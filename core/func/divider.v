==> flow/design.v <==
module priority_encoder_4bits (
    input wire [3:0] data,
    output reg [1:0] result,
    output wire zero
);
    assign zero = (data == 4'b0000);
    always @(*)
        case (data)
            0, 1: result = 2'b00;
            2, 3: result = 2'b01;
            4, 5, 6, 7: result = 2'b10;
            default: result = 2'b11;
        endcase
endmodule
module priority_encoder_16bits (
    input wire [15:0] data,
    output wire [3:0] result,
    output wire zero
);
    wire [3:0] reduction = {(|data[15:12]), (|data[11:8]), (|data[7:4]), (|data[3:0])};
    wire [1:0] level1_result;
    wire level1_zero;
    priority_encoder_4bits level1 (
        .data  (reduction),
        .result(level1_result),
        .zero  (level1_zero)
    );
    wire [1:0] level2_result[3:0];
    wire [3:0] level2_zero;
    genvar i;
    generate
        for (i = 0; i < 4; i = i + 1) begin
            priority_encoder_4bits level2 (
                .data  (data[4*i+:4]),
                .result(level2_result[i]),
                .zero  (level2_zero[i])
            );
        end
    endgenerate
    wire [1:0] level2_result_summary = level2_result[level1_result];
    wire level2_zero_summary = level2_zero[level1_result];
    assign result = {level1_result, level2_result_summary};
    assign zero   = level2_zero_summary;
endmodule
module base4_divider (
    input wire clk,
    input wire rst,
    input wire [31:0] dividend,
    input wire [31:0] divisor,
    input wire input_valid,
    output wire [31:0] quotient,
    output wire [31:0] remainder,
    output wire output_valid
);
    localparam STATE_IDLE = 0;
    localparam STATE_PREPROCESS = 1;
    localparam STATE_SHIFT = 2;
    localparam STATE_DIVIDE = 3;
    localparam STATE_CACHED = 4;
    reg [4:0] cycle_counter;
    reg [2:0] state;
    reg [31:0] dividend_reg, divisor_reg;
    reg [15:0] interleaved_dividend_reg;
    reg [33:0] divisor_1, divisor_2, divisor_3;
    reg [65:0] dividend_shift;
    reg [31:0] quotient_shift;
    reg [31:0] last_dividend, last_divisor, last_quotient, last_remainder;   
    wire [15:0] interleaved_dividend_result = {
        dividend[31] | dividend[30],
        dividend[29] | dividend[28],
        dividend[27] | dividend[26],
        dividend[25] | dividend[24],
        dividend[23] | dividend[22],
        dividend[21] | dividend[20],
        dividend[19] | dividend[18],
        dividend[17] | dividend[16],
        dividend[15] | dividend[14],
        dividend[13] | dividend[12],
        dividend[11] | dividend[10],
        dividend[9] | dividend[8],
        dividend[7] | dividend[6],
        dividend[5] | dividend[4],
        dividend[3] | dividend[2],
        dividend[1] | dividend[0]
    };
    wire [3:0] counter_value;
    wire counter_zero;
    priority_encoder_16bits counter (
        .data  (interleaved_dividend_result),
        .result(counter_value),
        .zero  (counter_zero)
    );
    wire [4:0] counter_init = {!counter_zero, counter_value};
    wire counter_end = !cycle_counter[4];
    wire cache_hit = last_dividend == dividend_reg && last_divisor == divisor_reg;
    wire [33:0] divisor_1_gen = divisor_reg;
    wire [33:0] divisor_2_gen = {divisor_reg, 1'b0};
    wire [33:0] divisor_3_gen = divisor_2_gen + divisor_1_gen;
    wire [33:0] dividend_target = dividend_shift[65:32];
    wire lt1 = dividend_target < divisor_1;   
    wire lt2 = dividend_target < divisor_2;   
    wire lt3 = dividend_target < divisor_3;   
    reg [1:0] gen_res;
    always @(*)
        case ({
            lt1, lt2, lt3
        })
            3'b111, 3'b110, 3'b101, 3'b100: gen_res = 0;   
            3'b011, 3'b010: gen_res = 1;   
            3'b001: gen_res = 2;   
            3'b000: gen_res = 3;   
        endcase
    reg [33:0] sel_sub;
    always @(*)
        case (gen_res)
            0: sel_sub = 0;   
            1: sel_sub = divisor_1_gen;   
            2: sel_sub = divisor_2_gen;   
            3: sel_sub = divisor_3_gen;   
        endcase
    wire [33:0] dividend_sub = dividend_target - sel_sub;
    always @(posedge clk)
        if (rst) begin
            cycle_counter            <= 0;
            state                    <= STATE_IDLE;
            dividend_reg             <= 0;
            divisor_reg              <= 0;
            interleaved_dividend_reg <= 0;
            divisor_1                <= 0;
            divisor_2                <= 0;
            divisor_3                <= 0;
            dividend_shift           <= 0;
            quotient_shift           <= 0;
            last_dividend            <= 0;
            last_divisor             <= 0;
            last_quotient            <= 0;
            last_remainder           <= 0;
        end else
            case (state)
                STATE_IDLE: begin
                    if (input_valid) begin
                        state                    <= STATE_PREPROCESS;
                        dividend_reg             <= dividend;
                        divisor_reg              <= divisor;
                        interleaved_dividend_reg <= interleaved_dividend_result;
                    end
                end
                STATE_PREPROCESS: begin
                    if (cache_hit) state <= STATE_CACHED;
                    else state <= STATE_SHIFT;
                    quotient_shift <= 0;
                    dividend_shift <= {34'b0, dividend_reg};
                    divisor_1      <= divisor_1_gen;
                    divisor_2      <= divisor_2_gen;
                    divisor_3      <= divisor_3_gen;
                    cycle_counter  <= counter_init;
                end
                STATE_SHIFT: begin
                    state <= STATE_DIVIDE;
                    dividend_shift <= dividend_shift << {16 - cycle_counter[3:0], 1'b0};   
                end
                STATE_DIVIDE: begin
                    if (counter_end) begin
                        state          <= STATE_IDLE;
                        last_dividend  <= dividend_reg;
                        last_divisor   <= divisor_reg;
                        last_quotient  <= quotient;
                        last_remainder <= remainder;
                    end else begin
                        cycle_counter  <= cycle_counter - 1;
                        quotient_shift <= {quotient_shift[29:0], gen_res};
                    end
                    if (cycle_counter != 5'b10000)
                        dividend_shift <= {dividend_sub[31:0], dividend_shift[31:0], 2'b00};
                    else dividend_shift <= {2'b00, dividend_sub[31:0], 32'b00};
                end
                STATE_CACHED: state <= STATE_IDLE;
                default: state <= STATE_IDLE;
            endcase
    assign output_valid = state == STATE_DIVIDE && counter_end || state == STATE_CACHED;
    assign quotient     = state == STATE_CACHED ? last_quotient : quotient_shift;
    assign remainder    = state == STATE_CACHED ? last_remainder : dividend_shift[63:32];
endmodule
* Tool chain data of base4_divider
The steps from the RTL of base4_divider to its reports follow in flow order.
Line numbers count from 1 in the design file above.
Operators: Yosys type, input widths -> output width; for muxes data width and select width s.
Not given: -
- Design top :: base4_divider
- Clock input :: clk
- Standard-cell library :: sky130hd
- Timing corner :: tt_025C_1v80

* After elaboration
Yosys after proc, flatten, opt, wreduce and memory -nomap, before mapping. Memory bits, and registers merged into a memory's read port (data or address), are not among the register bits. Print and check cells are not counted. Equal cells are merged and count once.
Yosys's memory passes give these memory sizes; they may raise the number of words (mostly to a power of two), join words into wider ones and drop unused or constant bits.
- $add $sub $neg :: 4
- $mul :: 0
- Divide/modulo/power cells :: 0
- Order comparisons :: 3
- Eq/ne operators :: 16
- Shift-type cells :: 2
- Multiplexer cells :: 19
- Bitwise gates (word level) :: 17
- Reduce/logical cells :: 22
** Operators with widths (number)
- $pmux 66 s3 :: 1
- $pmux 32 s4 :: 1
- $mux 32 :: 3
- $shl 66x33->66 :: 1
- $mux 66 :: 1
- $eq 32x32->1 :: 2
- $pmux 32 s2 :: 1
- $add 33x32->34 :: 1
- $lt 34x32->1 :: 1
- $lt 34x33->1 :: 1
- $lt 34x34->1 :: 1
- $sub 32x32->32 :: 1
- $or 1x1->1 :: 16
- $logic_not 4->1 :: 4
- $reduce_or 4->1 :: 4
- $pmux 3 s4 :: 1
- $pmux 5 s2 :: 1
- $mux 2 :: 5
- $mux 3 :: 3
- $eq 2x2->1 const B :: 4
- $reduce_and 2->1 :: 4
- $pmux 2 s4 :: 1
- $ne 2x2->1 const B :: 3
- $eq 3x2->1 const B :: 2
- $sub 5x4->6 const A :: 1
- $sub 5x1->5 const B :: 1
- $ne 5x5->1 const B :: 1
- $mux 5 :: 1
Other operator kinds: 12; their cells: 16.
- Flip-flop bits (word level) :: 364
- Bits in latches :: 0
- Memory bits (writable) :: 0
- Memory bits (read-only) :: 96
- Clocked read ports x word width :: 0
- Memory cells :: 6
- Input bits :: 67
- Output and inout port bits :: 65
- Elaborated cells :: 102
** Memory list
- (name not given) :: depth 8, width 2, rd ports 1, write ports 0, RTL line 105 : case ({
- (name not given) :: depth 8, width 2, rd ports 1, write ports 0, RTL line 8 : case (data)
- (name not given) :: depth 8, width 2, rd ports 1, write ports 0, RTL line 8
- (name not given) :: depth 8, width 2, rd ports 1, write ports 0, RTL line 8
- (name not given) :: depth 8, width 2, rd ports 1, write ports 0, RTL line 8
- (name not given) :: depth 8, width 2, rd ports 1, write ports 0, RTL line 8

* Logic depth
Longest topological path by Yosys (ltp), each cell counted once; first at word level (registers and memories cut), then after technology mapping (sequential cells cut; the memories' decode and read muxes count).
- Word-level depth :: 6
- ABC_AREA :: 0
- Mapped depth :: 25
- Depth with buffers taken out :: 23

* After synthesis
Source: synth_stat.txt of the flow (Yosys; design flattened, memories mapped). It holds for the ABC_AREA given above (unset counts as 0); a run with the other value may have another netlist.
Totals and module areas in this step are rounded.
** Cells by type
- sky130_fd_sc_hd__dfxtp_1 :: number 365, total area 7.31E+03 um^2
- sky130_fd_sc_hd__ha_1 :: number 164, total area 2.05E+03 um^2
- sky130_fd_sc_hd__nand2_1 :: number 421, total area 1.58E+03 um^2
- sky130_fd_sc_hd__a21oi_1 :: number 288, total area 1.44E+03 um^2
- sky130_fd_sc_hd__nor2_1 :: number 381, total area 1.43E+03 um^2
- sky130_fd_sc_hd__mux2i_1 :: number 135, total area 1.35E+03 um^2
- sky130_fd_sc_hd__xnor2_1 :: number 104, total area 910.874 um^2
- sky130_fd_sc_hd__mux2_2 :: number 79, total area 889.603 um^2
- sky130_fd_sc_hd__nor3_1 :: number 144, total area 720.691 um^2
- sky130_fd_sc_hd__mux4_2 :: number 30, total area 675.648 um^2
- sky130_fd_sc_hd__clkbuf_1 :: number 164, total area 615.59 um^2
- sky130_fd_sc_hd__o21ai_0 :: number 120, total area 600.576 um^2
- sky130_fd_sc_hd__a21o_1 :: number 61, total area 457.939 um^2
- sky130_fd_sc_hd__inv_1 :: number 87, total area 326.563 um^2
- sky130_fd_sc_hd__o211ai_1 :: number 43, total area 322.81 um^2
- sky130_fd_sc_hd__nand2b_1 :: number 50, total area 312.8 um^2
- sky130_fd_sc_hd__a221oi_1 :: number 31, total area 271.51 um^2
- sky130_fd_sc_hd__a22oi_1 :: number 33, total area 247.738 um^2
Not listed: further types 61, cells in them 369.
- Cell count :: 3069
- Cell area after synthesis :: 24000 um^2
- Area of sequential cells :: 7300 um^2
- Flip-flops :: 365
- Buffers :: 208
By module: a second synthesis without flattening, with its own total; a netlist apart from the flattened one above.
- Cells (unflattened synthesis) :: 3084
- Area (unflattened synthesis) :: 24000 um^2
Each row is one instance without its submodules.
** Modules
- base4_divider :: instances 1, cells 3057, area 24000 um^2, sequential area 7300 um^2
- priority_encoder_4bits :: instances 5, cells 4, area 31 um^2, sequential area 0.0 um^2
- priority_encoder_16bits :: instances 1, cells 7, area 110 um^2, sequential area 0.0 um^2

* Timing after synthesis
Source: OpenSTA report_checks on the synthesized netlist (no wires, ideal clock, input and output delay 20% of the period each), path of least setup slack; recovery checks are left aside. Register names are those of the netlist, which keeps one name where synthesis merged equal registers.
- Kind :: reg-to-reg
- Start :: register dividend_shift[63]
- End :: register dividend_shift[62]
- Period :: 5.24 ns
- Library setup time :: 0.127 ns
- Time at the first pin :: 0.000 ns
- Data arrival time :: 4.942 ns
- Required time :: 5.113 ns
- Path slack :: 0.171 ns
- Path delay :: 5.069 ns
- Driving pins on the path :: 23
- Buffers on the path :: 2
- Synthesis period reached :: 5.069 ns
"path delay" = arrival - input delay + setup time.
"driving pins on the path": output pins that drive a net of the path, with the launching flip-flop's if there is one; two outputs of one cell count as two.
"synthesis period reached" = period - worst setup slack (recovery checks aside). The figure is calculated, with input and output delays left at 20% of the set period.
At most two assigning lines are given for a register; there are more.
- Path through :: sky130_fd_sc_hd__dfxtp_1 -> sky130_fd_sc_hd__ha_1 -> sky130_fd_sc_hd__a21o_1 -> sky130_fd_sc_hd__a211o_1 -> sky130_fd_sc_hd__a211o_1 -> sky130_fd_sc_hd__a2111oi_1 -> sky130_fd_sc_hd__a211o_1 -> sky130_fd_sc_hd__a21oi_1 -> sky130_fd_sc_hd__clkbuf_1 -> sky130_fd_sc_hd__clkbuf_1 -> sky130_fd_sc_hd__nand2_1 -> sky130_fd_sc_hd__o211ai_1 -> sky130_fd_sc_hd__ha_1 -> sky130_fd_sc_hd__nor2b_1 -> sky130_fd_sc_hd__o31ai_1 -> sky130_fd_sc_hd__a221oi_1 -> sky130_fd_sc_hd__o41a_1 -> sky130_fd_sc_hd__a21oi_4 -> sky130_fd_sc_hd__o21ai_2 -> sky130_fd_sc_hd__a31o_1 -> sky130_fd_sc_hd__a21oi_1 -> sky130_fd_sc_hd__nor4b_1 -> sky130_fd_sc_hd__or3b_1
** RTL lines, path post-synthesis
- start: declaration :: RTL line 65 : reg [65:0] dividend_shift;
- start: assignment :: RTL line 152 : dividend_shift <= {34'b0, dividend_reg};
- start: assignment :: RTL line 160 : dividend_shift <= dividend_shift << {16 - cycle_counter[3:0], 1'b0};
- end: assignment :: RTL line 152
- end: assignment :: RTL line 160
- end: declaration :: RTL line 65
No chain of elaborated cells between the ends is given.

* Worst path after layout
From the final timing report of run A: the path of least setup slack in the routed layout; clock arrival at registers is part of the times.
- Kind :: reg-to-reg
- Start :: register divisor_3[23]
- End :: register dividend_shift[60]
- Period :: 4.87 ns
- Library setup time :: 0.12 ns
- Time at the first pin :: 0.61 ns
- Data arrival time :: 5.62 ns
- Required time :: 5.36 ns
- Path slack :: -0.26 ns
- Driving pins on the path :: 26
- Buffers on the path :: 3
The rows between start and end are the longest chain of elaborated cells between them; the timing report does not say that the signal goes this way. Where chains are equally long, one stands for them.
Each line given opens the expression or statement behind the cell; cells for indexed reads and writes are added by Yosys, which also makes memories of some case tables.
A memory read counts as a cell of the chain, while the word-level depth stops at memories.
At most two assigning lines are given for a register; there are more.
- Path through :: sky130_fd_sc_hd__dfxtp_2 -> sky130_fd_sc_hd__inv_2 -> sky130_fd_sc_hd__ha_4 -> sky130_fd_sc_hd__a211oi_2 -> sky130_fd_sc_hd__o211ai_1 -> sky130_fd_sc_hd__a31oi_1 -> sky130_fd_sc_hd__a2111oi_2 -> sky130_fd_sc_hd__a221oi_2 -> sky130_fd_sc_hd__nor4bb_4 -> sky130_fd_sc_hd__buf_6 -> sky130_fd_sc_hd__buf_6 -> sky130_fd_sc_hd__mux2_4 -> sky130_fd_sc_hd__mux2_4 -> sky130_fd_sc_hd__nand2_4 -> sky130_fd_sc_hd__ha_4 -> sky130_fd_sc_hd__o211a_1 -> sky130_fd_sc_hd__o31ai_4 -> sky130_fd_sc_hd__a221oi_2 -> sky130_fd_sc_hd__o41a_1 -> sky130_fd_sc_hd__a21oi_4 -> sky130_fd_sc_hd__buf_4 -> sky130_fd_sc_hd__o21bai_1 -> sky130_fd_sc_hd__a21oi_1 -> sky130_fd_sc_hd__xnor2_1 -> sky130_fd_sc_hd__a221oi_1 -> sky130_fd_sc_hd__nor3_1
- Cells in the longest elaborated chain :: 7
- Elaborated cells between the ends (all ways) :: 10
- Source lines of those cells :: 6
- Classes of those cells :: add/sub (1); compare (1); eq/ne (3); mux (3); reduce/logical (1); memory (1)
** RTL lines, path post-layout
- start: declaration :: RTL line 64 : reg [33:0] divisor_1, divisor_2, divisor_3;
- start: assignment :: RTL line 131 : divisor_3                <= 0;
- start: assignment :: RTL line 155 : divisor_3      <= divisor_3_gen;
- $lt 34x34->1 :: RTL line 102
- $mem_v2 8x2 :: RTL line 105 : case ({
- $eq 2x2->1 :: RTL line 115 : case (gen_res)
- $pmux 32 s4 :: RTL line 115
- $sub 32x32->32 :: RTL line 121
- $mux 66 :: RTL line 173 : if (cycle_counter != 5'b10000)
- $pmux 66 s3 :: RTL line 139 : case (state)
- end: assignment :: RTL line 152 : dividend_shift <= {34'b0, dividend_reg};
- end: assignment :: RTL line 160 : dividend_shift <= dividend_shift << {16 - cycle_counter[3:0], 1'b0};
- end: declaration :: RTL line 65 : reg [65:0] dividend_shift;

Hand-over note for base4_divider

Flow measurements of base4_divider on sky130hd: 2 stored runs with different settings, listed in no order. Input and output delays are each 20% of the period that was set; the output load is 0.01 pF.
"clock period achieved" means the clock period less the worst setup slack. The figure is calculated, with input and output delays left at 20% of the set period.
"time used up by the worst setup path" = time allowed to the worst setup path (clock period - input delay - output delay, where it has them) - its slack; a late launch clock adds to it, a late capture clock takes from it.
"total power after layout": no workload was simulated; the value follows from the tool's default switching activity.
Measured values are rounded.

** Run A
- Settings :: period_ns=4.87; CORE_UTILIZATION=38; SETUP_SLACK_MARGIN=0.9; PLACE_DENSITY_LB_ADDON=0.24; CORE_MARGIN=5; TNS_END_PERCENT=55; CTS_CLUSTER_SIZE=68; CTS_CLUSTER_DIAMETER=377; CAP_MARGIN=10; MIN_ROUTING_LAYER=met1; MAX_ROUTING_LAYER=met5; SLEW_MARGIN=20
- Post-synthesis cell area :: 24000 um^2
- Die size :: 69000 um^2
- Post-layout utilization :: 47%
- Setup slack of the critical path :: -0.26 ns
- Sum of negative setup slack :: -3.2 ns
- Worst hold slack after layout :: 0.48 ns
- Total power after layout :: 11000 µW
- Clock period achieved :: 5.132 ns
- Time used up by the worst setup path :: 5.13 ns
- Worst setup path kind :: reg-to-reg

** Run B
- Settings :: period_ns=5.24; CORE_UTILIZATION=39; CAP_MARGIN=20; CORE_MARGIN=2; SLEW_MARGIN=20
- Post-synthesis cell area :: 24000 um^2
- Die size :: 64000 um^2
- Post-layout utilization :: 48%
- Setup slack of the critical path :: 0.024 ns
- Sum of negative setup slack :: 0.000 ns
- Worst hold slack after layout :: 0.47 ns
- Total power after layout :: 12000 µW
- Clock period achieved :: 5.216 ns
- Time used up by the worst setup path :: 5.22 ns
- Worst setup path kind :: reg-to-reg

End of note.
