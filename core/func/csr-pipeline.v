==> flow/design.v <==
module csr_pipeline (
    input wire clk,
    input wire rst,
    input wire wb_flush_i,
    output reg  [31:0] csr_ex_o,
    output wire [31:0] csr_mem_o,
    output wire [31:0] csr_wb_o,
    input wire [31:0] csr_ex_wdata,
    input wire [31:0] csr_ex_wmask,
    input wire [31:0] csr_mem_wdata,
    input wire [31:0] csr_mem_wmask,
    input wire [31:0] csr_wb_wdata,
    input wire [31:0] csr_wb_wmask,
    input wire csr_ex_wen_i,
    input wire csr_mem_wen_i,
    input wire csr_wb_wen_i,
    input wire csr_id_ex_valid_i,
    input wire csr_ex_mem_valid_i,
    input wire csr_mem_wb_valid_i,
    input wire csr_ex_mem_step_i,
    input wire csr_mem_wb_step_i,
    input wire [31:0] csr_reg_i,
    output wire csr_reg_wen_o,
    output wire [31:0] csr_reg_wdata_o
);
    reg [31:0] csr_ex_mem_reg, csr_mem_wb_reg;
    reg csr_ex_mem_dirty, csr_mem_wb_dirty;
    assign csr_wb_o  = csr_reg_i;
    assign csr_mem_o = csr_mem_wb_dirty && csr_mem_wb_valid_i ? csr_mem_wb_reg : csr_reg_i;
    always @(*) begin
        case ({
            csr_ex_mem_dirty && csr_ex_mem_valid_i, csr_mem_wb_dirty && csr_mem_wb_valid_i
        })
            2'b00: csr_ex_o = csr_reg_i;
            2'b01: csr_ex_o = csr_mem_wb_reg;
            2'b10, 2'b11: csr_ex_o = csr_ex_mem_reg;
        endcase
    end
    always @(posedge clk) begin
        if (rst || wb_flush_i) begin
            csr_ex_mem_reg   <= 0;
            csr_ex_mem_dirty <= 0;
        end else begin
            if (csr_ex_mem_step_i) begin
                if (csr_ex_wen_i) begin
                    csr_ex_mem_reg   <= csr_ex_o & ~csr_ex_wmask | csr_ex_wdata & csr_ex_wmask;
                    csr_ex_mem_dirty <= 1;
                end else if (csr_id_ex_valid_i) begin
                    csr_ex_mem_reg   <= csr_ex_o;
                    csr_ex_mem_dirty <= 0;
                end
            end
        end
    end
    always @(posedge clk) begin
        if (rst || wb_flush_i) begin
            csr_mem_wb_reg   <= 0;
            csr_mem_wb_dirty <= 0;
        end else begin
            if (csr_mem_wb_step_i) begin
                if (csr_mem_wen_i) begin
                    csr_mem_wb_reg   <= csr_mem_o & ~csr_mem_wmask | csr_mem_wdata & csr_mem_wmask;
                    csr_mem_wb_dirty <= 1;
                end else if (csr_ex_mem_valid_i) begin
                    csr_mem_wb_reg   <= csr_ex_mem_reg;
                    csr_mem_wb_dirty <= csr_ex_mem_dirty;
                end
            end
        end
    end
    assign csr_reg_wen_o   = csr_mem_wb_valid_i && (csr_wb_wen_i || csr_mem_wb_dirty);
    assign csr_reg_wdata_o = csr_wb_wen_i ? (csr_reg_i & ~csr_wb_wmask | csr_wb_wdata & csr_wb_wmask) : csr_mem_wb_reg;
endmodule
module csr_pipeline_complex (
    input wire clk,
    input wire rst,
    input wire wb_flush_i,
    output reg  [31:0] csr_ex_o,
    output wire [31:0] csr_mem_o,
    output wire [31:0] csr_wb_o,
    input wire [31:0] csr_ex_wdata,
    input wire [31:0] csr_ex_wmask,
    input wire [31:0] csr_mem_wdata,
    input wire [31:0] csr_mem_wmask,
    input wire [31:0] csr_wb_wdata,
    input wire [31:0] csr_wb_wmask,
    input wire csr_ex_wen_i,
    input wire csr_mem_wen_i,
    input wire csr_wb_wen_i,
    input wire csr_id_ex_valid_i,
    input wire csr_ex_mem_valid_i,
    input wire csr_mem_wb_valid_i,
    input wire csr_ex_mem_step_i,
    input wire csr_mem_wb_step_i,
    input  wire [31:0] csr_reg_i,
    output wire [31:0] csr_reg_wmask_o,
    output wire [31:0] csr_reg_wdata_o
);
    reg [31:0] csr_ex_mem_reg, csr_mem_wb_reg;
    reg [31:0] csr_ex_mem_dirty, csr_mem_wb_dirty;
    assign csr_wb_o  = csr_reg_i;
    assign csr_mem_o = (|csr_mem_wb_dirty) && csr_mem_wb_valid_i ? csr_mem_wb_reg : csr_reg_i;
    always @(*) begin
        case ({
            (|csr_ex_mem_dirty) && csr_ex_mem_valid_i, (|csr_mem_wb_dirty) && csr_mem_wb_valid_i
        })
            2'b00: csr_ex_o = csr_reg_i;
            2'b01: csr_ex_o = csr_mem_wb_reg;
            2'b10, 2'b11: csr_ex_o = csr_ex_mem_reg;
        endcase
    end
    always @(posedge clk) begin
        if (rst || wb_flush_i) begin
            csr_ex_mem_reg   <= 0;
            csr_ex_mem_dirty <= 0;
        end else begin
            if (csr_ex_mem_step_i) begin
                if (csr_ex_wen_i) begin
                    csr_ex_mem_reg   <= csr_ex_o & ~csr_ex_wmask | csr_ex_wdata & csr_ex_wmask;
                    csr_ex_mem_dirty <= csr_ex_wmask;
                end else if (csr_id_ex_valid_i) begin
                    csr_ex_mem_reg   <= csr_ex_o;
                    csr_ex_mem_dirty <= 0;
                end
            end
        end
    end
    always @(posedge clk) begin
        if (rst || wb_flush_i) begin
            csr_mem_wb_reg   <= 0;
            csr_mem_wb_dirty <= 0;
        end else begin
            if (csr_mem_wb_step_i) begin
                if (csr_mem_wen_i) begin
                    csr_mem_wb_reg   <= csr_mem_o & ~csr_mem_wmask | csr_mem_wdata & csr_mem_wmask;
                    csr_mem_wb_dirty <= csr_mem_wmask | csr_ex_mem_dirty;
                end else if (csr_ex_mem_valid_i) begin
                    csr_mem_wb_reg   <= csr_ex_mem_reg;
                    csr_mem_wb_dirty <= csr_ex_mem_dirty;
                end
            end
        end
    end
    assign csr_reg_wmask_o = csr_mem_wb_valid_i ? ((csr_wb_wen_i ? csr_wb_wmask : 0) | csr_mem_wb_dirty) : 0;
    assign csr_reg_wdata_o = csr_wb_wen_i ? (csr_reg_i & ~csr_wb_wmask | csr_wb_wdata & csr_wb_wmask) : csr_mem_wb_reg;
endmodule
Tool chain data of csr_pipeline_complex
The steps from the RTL of csr_pipeline_complex to its reports follow in flow order.
Lines are those of the file above, counted from 1.
Operators: Yosys type, input widths -> output width; for muxes data width and select width s.
Cell names lack the library's common part.
The mark n/a stands for no value.
Inputs
  top module: csr_pipeline_complex
  clock input: clk
  cell library: sky130hd
  timing corner: tt_025C_1v80

Word-level counts
Source: Yosys, flattened and elaborated, memories not mapped. Widths are those after wreduce. Registers that Yosys merges into a memory's read port (data or address) are not register bits. Print and check cells do not count. Equal cells are merged and count once.
Storage and ports
  output and inout bits: 160
  cells after elaboration: 45
  word width x clocked read ports: 0
  latch bits: 0
  input bits: 235
  memories: 0
  register bits after elaboration: 128
  memory bits (writable): 0
  memory bits (read-only): 0
Cells by class
  reductions and logical operators: 11
  shifts and indexed selects: 0
  $lt $le $gt $ge: 0
  add/subtract/negate cells: 0
  multiply operators: 0
  div/mod/pow operators: 0
  bitwise operators: 14
  eq/ne operators: 3
  mux-type cells: 13
Operators by type and width (number)
  $mux 32: 12
  $and 32x32->32: 6
  $or 32x32->32: 5
  $not 32->32: 3
  $pmux 32 s3: 1
  $reduce_or 32->1: 2
  $eq 2x2->1 const B: 2
  $reduce_and 2->1: 2
  $reduce_bool 2->1: 2
  $logic_and 1x1->1: 2
  $eq 2x1->1 const B: 1
  $logic_not 2->1: 1
  $reduce_or 2->1: 1
  $logic_or 1x1->1: 1

Depth
Depth = most cells in a row (Yosys ltp): at word level without a register or memory, in the mapped netlist without a sequential cell, where the memories' decode and read muxes count.
Depth
  word-level depth: 8
  ABC_AREA: 0
  depth in mapped cells: 8
  mapped depth without buffers: 5

Mapped cells and area
Source: synth_stat.txt of the flow (Yosys; design flattened, memories mapped). It holds for the ABC_AREA given above (unset counts as 0); a run with the other value may have another netlist.
Mapped netlist
  sequential part of the area: 2562.5 µm²
  buffers: 133
  mapped area: 8545.7 µm²
  mapped cells: 1154
  flip-flop cells: 128
Cell types
  dfxtp_1: number 128, area in all 2.56E+03 µm²
  a21oi_1: number 160, area in all 800.768 µm²
  nor2_1: number 191, area in all 716.938 µm²
  mux2i_1: number 64, area in all 640.614 µm²
  o21ai_0: number 95, area in all 475.456 µm²
  a311oi_2: number 30, area in all 450.432 µm²
  clkbuf_1: number 81, area in all 304.042 µm²
  a32oi_1: number 31, area in all 271.51 µm²
  buf_4: number 35, area in all 262.752 µm²
  a211oi_1: number 33, area in all 247.738 µm²
  inv_1: number 64, area in all 240.23 µm²
  nand3b_1: number 31, area in all 232.723 µm²
  o211ai_1: number 31, area in all 232.723 µm²
  o31ai_1: number 31, area in all 232.723 µm²
  and3_1: number 32, area in all 200.192 µm²
  nor2b_1: number 32, area in all 200.192 µm²
  nand2_1: number 33, area in all 123.869 µm²
  nor4_1: number 16, area in all 100.096 µm²
Not listed: further types 14, cells in them 36.

Worst setup path after synthesis
OpenSTA on the mapped netlist: ideal clock, no wires. The path of least setup slack (recovery checks aside). Input and output delay are each 20% of the period. Register names are those of the netlist, which keeps one name where synthesis merged equal registers.
Path post-synthesis
  path kind: flip-flop to output port
  from: register csr_mem_wb_dirty[11]
  to: output port csr_ex_o[15]
  data required time: 2.216 ns
  path buffers: 1
  path slack: 0.536 ns
  clock period: 2.77 ns
  driving pins on the path: 7
  delay of the path: 1.680 ns
  time at the first pin: 0.000 ns
  external output delay: 0.554 ns
  arrival time: 1.680 ns
  period reached after synthesis: 2.234 ns
"delay of the path" is the arrival time less input delay plus setup time.
A path that ends at an output port has no setup time.
"driving pins on the path": output pins that drive a net of the path, with the launching flip-flop's if there is one; two outputs of one cell count as two.
"period reached after synthesis" is the clock period less the worst setup slack; recovery checks do not enter. This is arithmetic on one report: input and output delays are still those of the set period (20% each).
Between the ends stands the longest chain of elaborated cells between them, by number of cells; it is not shown to be the way that was timed. Of several equally long chains one is given.
A line is the first line of the expression or statement that the cell stems from. Yosys adds cells for indexed reads and writes and turns some case tables into memories.
At most two assigning lines are given for a register; there are more.
On the way, post-synthesis
  cell sequence: dfxtp_1 > nor4_1 > nand4_1 > o21ai_4 > buf_8 > mux2i_1 > a21oi_1
  cells in the longest elaborated chain: 5
  elaborated cells on any way between the ends: 8
  those cells by class: 3 x eq/ne; 1 x mux; 4 x reduce/logical
RTL lines, path post-synthesis
  start: declaration: line 100  | reg [31:0] csr_ex_mem_dirty, csr_mem_wb_dirty;
  start: assignment: line 136  | csr_mem_wb_dirty <= csr_mem_wmask | csr_ex_mem_dirty;
  start: assignment: line 139  | csr_mem_wb_dirty <= csr_ex_mem_dirty;
  $reduce_or 32->1: line 105  | (|csr_ex_mem_dirty) && csr_ex_mem_valid_i, (|csr_mem_wb_dirty) && csr_mem_wb_valid_i
  $logic_and 1x1->1: line 105
  $eq 2x2->1: line 104  | case ({
  $reduce_or 2->1: line 104
  $pmux 32 s3: line 104
  end: declaration: line 78  | output reg  [31:0] csr_ex_o,

Timing after layout
Path of least setup slack in the final report of entry A (OpenROAD, finished layout, wires in). Where an end is a register, its clock arrival counts in the times.
Path post-layout
  path kind: flip-flop to output port
  from: register csr_mem_wb_dirty[27]
  to: output port csr_ex_o[22]
  arrival time: 2.66 ns
  clock period: 2.96 ns
  path buffers: 6
  time at the first pin: 0.41 ns
  external output delay: 0.59 ns
  driving pins on the path: 12
  path slack: -0.29 ns
  data required time: 2.37 ns
Between the ends stands the longest chain of elaborated cells between them, by number of cells; it is not shown to be the way that was timed. Of several equally long chains one is given.
At most two assigning lines are given for a register; there are more.
On the way, post-layout
  cell sequence: dfxtp_2 > nor4_4 > buf_4 > nand4_1 > o21ai_4 > buf_6 > buf_6 > buf_12 > mux2i_2 > buf_4 > a21oi_2 > buf_2
  cells in the longest elaborated chain: 5
  elaborated cells on any way between the ends: 8
  those cells by class: 3 x eq/ne; 1 x mux; 4 x reduce/logical
RTL lines, path post-layout
  start: declaration: line 100  | reg [31:0] csr_ex_mem_dirty, csr_mem_wb_dirty;
  start: assignment: line 136  | csr_mem_wb_dirty <= csr_mem_wmask | csr_ex_mem_dirty;
  start: assignment: line 139  | csr_mem_wb_dirty <= csr_ex_mem_dirty;
  $reduce_or 32->1: line 105  | (|csr_ex_mem_dirty) && csr_ex_mem_valid_i, (|csr_mem_wb_dirty) && csr_mem_wb_valid_i
  $logic_and 1x1->1: line 105
  $eq 2x2->1: line 104  | case ({
  $reduce_or 2->1: line 104
  $pmux 32 s3: line 104
  end: declaration: line 78  | output reg  [31:0] csr_ex_o,

Data sheet: physical implementation of csr_pipeline_complex

Record of 2 stored runs of the RTL-to-layout flow on csr_pipeline_complex, platform sky130hd. The runs are unordered. Constraints: input delay and output delay 20% of the set period each, output load 0.01 pF.
"achieved clock period (ns)" means the clock period less the worst setup slack. The figure is calculated, with input and output delays left at 20% of the set period.
"worst setup path time (ns)" is the time allowed to the run's worst setup path (the clock period less input and output delay, where it has them) less its slack. Clock arrival times count: a late capture clock shortens it, a late launch clock lengthens it.

Flow files of entry A
==> flow/run.sh <==
#!/bin/bash
# the make line also repeats the synthesis and layout settings of config.mk as NAME=value (left out here)
make -C /OpenROAD-flow-scripts/flow DESIGN_CONFIG=/design/flow/config.mk WORK_HOME=/design/flow/orfs CLKGATE_MAP_FILE= finish
==> flow/config.mk <==
export PLATFORM = sky130hd
export DESIGN_NAME = csr_pipeline_complex
export DESIGN_NICKNAME = csr_pipeline_complex
export VERILOG_FILES = /design/flow/design.v
export SDC_FILE = /design/flow/constraint.sdc
export NUM_CORES = 4
export LEC_CHECK = 0
export CAP_MARGIN = 20
export CELL_PAD_IN_SITES_GLOBAL_PLACEMENT = 1
export CORE_MARGIN = 6
export CORE_UTILIZATION = 31
export CTS_CLUSTER_DIAMETER = 260
export GPL_TIMING_DRIVEN = 1
export PLACE_DENSITY = 0.93
export SETUP_SLACK_MARGIN = 0.26
export SLEW_MARGIN = 0
==> flow/constraint.sdc <==
create_clock -name core_clock -period 2.96 [get_ports {clk}]
set_input_delay 0.5920 -clock core_clock [delete_from_list [all_inputs] [get_ports {clk}]]
set_output_delay 0.5920 -clock core_clock [all_outputs]
set_load 0.01 [all_outputs]

report of entry A
yosys chip area after synthesis (um^2): 8545.7
finish__design__die__area: 31694.7
finish__design__instance__area__stdcell: 14823.0
finish__timing__setup__ws: -0.290
finish__timing__setup__tns: -12.230
finish__timing__hold__ws: 0.520
achieved clock period (ns): 3.250
worst setup path time (ns): 2.66
worst setup path kind: flip-flop to output port

Flow files of entry B
==> flow/run.sh <==
#!/bin/bash
# the make line also repeats the synthesis and layout settings of config.mk as NAME=value (left out here)
make -C /OpenROAD-flow-scripts/flow DESIGN_CONFIG=/design/flow/config.mk WORK_HOME=/design/flow/orfs CLKGATE_MAP_FILE= finish
==> flow/config.mk <==
export PLATFORM = sky130hd
export DESIGN_NAME = csr_pipeline_complex
export DESIGN_NICKNAME = csr_pipeline_complex
export VERILOG_FILES = /design/flow/design.v
export SDC_FILE = /design/flow/constraint.sdc
export NUM_CORES = 4
export LEC_CHECK = 0
export CAP_MARGIN = 20
export CORE_MARGIN = 2
export CORE_UTILIZATION = 40
export SLEW_MARGIN = 20
==> flow/constraint.sdc <==
create_clock -name core_clock -period 2.43 [get_ports {clk}]
set_input_delay 0.4860 -clock core_clock [delete_from_list [all_inputs] [get_ports {clk}]]
set_output_delay 0.4860 -clock core_clock [all_outputs]
set_load 0.01 [all_outputs]

report of entry B
yosys chip area after synthesis (um^2): 8545.7
finish__design__die__area: 22549.5
finish__design__instance__area__stdcell: 15244.6
finish__timing__setup__ws: -0.478
finish__timing__setup__tns: -25.697
finish__timing__hold__ws: 0.541
achieved clock period (ns): 2.908
worst setup path time (ns): 2.42
worst setup path kind: flip-flop to output port
